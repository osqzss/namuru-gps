==> flow/design.v <==
module time_base (
  input  logic        clk,
  input  logic        rstn,
  input  logic [23:0] tic_divide,
  input  logic [23:0] accum_divide,
  output logic        pre_tic_enable,
  output logic        tic_enable,
  output logic        accum_enable,
  output logic [23:0] tic_count,
  output logic [23:0] accum_count
);
  logic [23:0] tic_q;
  logic [23:0] accum_q;
  logic        tic_shift;    
  always_ff @(posedge clk) begin
    if (!rstn) begin
      tic_q <= 24'd0;
    end
    else if (pre_tic_enable) begin
      tic_q <= tic_divide;
    end
    else if (tic_q == 24'd0) begin
      tic_q <= 24'hFF_FFFF;
    end
    else begin
      tic_q <= tic_q - 24'd1;
    end
  end
  always_comb begin
    pre_tic_enable = (tic_q == 24'd0);
    tic_count      = tic_q;
  end
  always_ff @(posedge clk) begin
    if (!rstn) begin
      tic_shift <= 1'b0;
    end
    else begin
      tic_shift <= pre_tic_enable;
    end
  end
  assign tic_enable = tic_shift;
  always_ff @(posedge clk) begin
    if (!rstn) begin
      accum_q <= 24'd0;
    end
    else if (accum_enable) begin
      accum_q <= accum_divide;
    end
    else if (accum_q == 24'd0) begin
      accum_q <= 24'hFF_FFFF;
    end
    else begin
      accum_q <= accum_q - 24'd1;
    end
  end
  always_comb begin
    accum_enable = (accum_q == 24'd0);
    accum_count  = accum_q;
  end
endmodule
---- Reports on time_base ----
Tool output for the design above, in the order of the flow.
Line numbers count from 1 in the design file above.
Operators: Yosys type, input widths -> output width; for muxes data width and select width s.
Cell names lack the library's common part.
Not given: -
design
  top ..................................... time_base
  clock input ............................. clk
  library ................................. sky130hd
  timing corner ........................... tt_025C_1v80

---- After elaboration ----
Counts by Yosys on the flattened word-level netlist (proc, flatten, opt, wreduce; memories kept). Register bits leave out memories and registers merged into their read ports (data or address); mux counts leave out enables and synchronous resets folded into registers. Print and check cells are left out. Cells with the same type and inputs are merged into one.
storage and ports
  flip-flop bits (word level) ............. 49
  input port bits ......................... 50
operators by class
  add/sub/neg operators ................... 2
  muxes and demuxes ....................... 2
  reductions and logical operators ........ 2
operators with widths
  operator               count
  $sub 24x1->24 const B  2
  $logic_not 24->1       2
  $mux 24                2

---- Longest topological paths ----
Depth = most cells in a row (Yosys ltp): at word level without a register or memory, in the mapped netlist without a sequential cell, where the memories' decode and read muxes count.
depth
  word-level depth ........................ 2
  ABC_AREA ................................ 0
  depth in mapped cells ................... 8

---- Synthesis result ----
Yosys stat after the flow's synthesis: flattened, memories mapped to cells. It holds for the ABC_AREA given above (unset counts as 0); a run with the other value may have another netlist.
mapped netlist
  cell count .............................. 311
  chip area (Yosys) ....................... 2576.2 um^2
  mapped flip-flops ....................... 49
cells by type
  cell type  count
  dfxtp_1    49
  a21oi_1    34
  xnor2_1    19
  xor2_1     18
  o21ai_0    31
  nor2_1     31
  a211oi_1   13
  nor3_1     15
  nand2_1    16
  or3_1      9
  ha_1       4
  clkbuf_1   12
  nand3_1    9
  nor4_1     7
  nand4_1    6
  or4_4      3
  a211oi_2   2
  nor4_2     2
Not listed: further types 21, cells in them 31.

---- Path before layout ----
Path of least setup slack by OpenSTA after synthesis, without wires, with an ideal clock, recovery checks aside; 20% of the period is set as input and as output delay. Where synthesis merged equal registers, the netlist keeps one of their names.
timing after synthesis
  path type ............................... register to output
  start point ............................. register tic_q[16]
  end point ............................... output port pre_tic_enable
  period .................................. 2.35 ns
  external output delay ................... 0.470 ns
  launch time at the first pin ............ 0.000 ns
  data arrival time ....................... 1.817 ns
  slack ................................... 0.063 ns
  path delay .............................. 1.817 ns
  driving pins on the path ................ 6
  buffers on the path ..................... 1
  synthesis period reached ................ 2.287 ns
"path delay" is the arrival time less input delay plus setup time.
A path that ends at an output port has no setup time.
"driving pins on the path" counts driving pins, that of a launching flip-flop among them; a cell with two outputs on the path counts twice.
"synthesis period reached" is the clock period less the worst setup slack; recovery checks do not enter. This is arithmetic on one report: input and output delays are still those of the set period (20% each).
The rows between start and end are the longest chain of elaborated cells between them; the timing report does not say that the signal goes this way. Where chains are equally long, one stands for them.
A line is the first line of the expression or statement that the cell stems from. Yosys adds cells for indexed reads and writes and turns some case tables into memories.
A register here has more assigning lines than the two given.
between the ends, after synthesis
  path through ............................ dfxtp_1 > or4_4 > and4bb_2 > nand4_1 > clkbuf_1 > inv_1
  length of the longest elaborated chain .. 1
ends and longest elaborated chain, after synthesis
  what                RTL line  text
  start: declaration  12        logic [23:0] tic_q;
  start: assignment   20        tic_q <= tic_divide;
  start: assignment   26        tic_q <= tic_q - 24'd1;
  $logic_not 24->1    30        pre_tic_enable = (tic_q == 24'd0);
  end: declaration    6         output logic        pre_tic_enable,

Subject: flow runs of time_base

Hi,

2 stored runs of time_base in the flow (synthesis by Yosys, layout by OpenROAD, sky130hd cells), in arbitrary order. Constraints: input delay and output delay 20% of the set period each, output load 0.01 pF.

---- run 1 ----
settings
  period_ns = 4.42
  CORE_UTILIZATION = 64
  PLACE_DENSITY_LB_ADDON = 0.13
  CELL_PAD_IN_SITES_GLOBAL_PLACEMENT = 0
  TNS_END_PERCENT = 15
  CTS_CLUSTER_SIZE = 50
  MAX_ROUTING_LAYER = met4
  CAP_MARGIN = 20
  CORE_MARGIN = 2
  SLEW_MARGIN = 20
results
  incomplete, placement halted on FLW-0024

---- run 2 ----
settings
  period_ns = 2.04
  CORE_UTILIZATION = 59
  SETUP_SLACK_MARGIN = 0.29
  PLACE_DENSITY_LB_ADDON = 0.01
  TNS_END_PERCENT = 40
  GPL_TIMING_DRIVEN = 0
  GPL_ROUTABILITY_DRIVEN = 1
  CTS_CLUSTER_SIZE = 34
  CTS_CLUSTER_DIAMETER = 379
  MIN_ROUTING_LAYER = met1
  MAX_ROUTING_LAYER = met4
  CAP_MARGIN = 20
  CORE_MARGIN = 2
  SLEW_MARGIN = 20
results
  incomplete, routing halted on DPL-0038

Regards
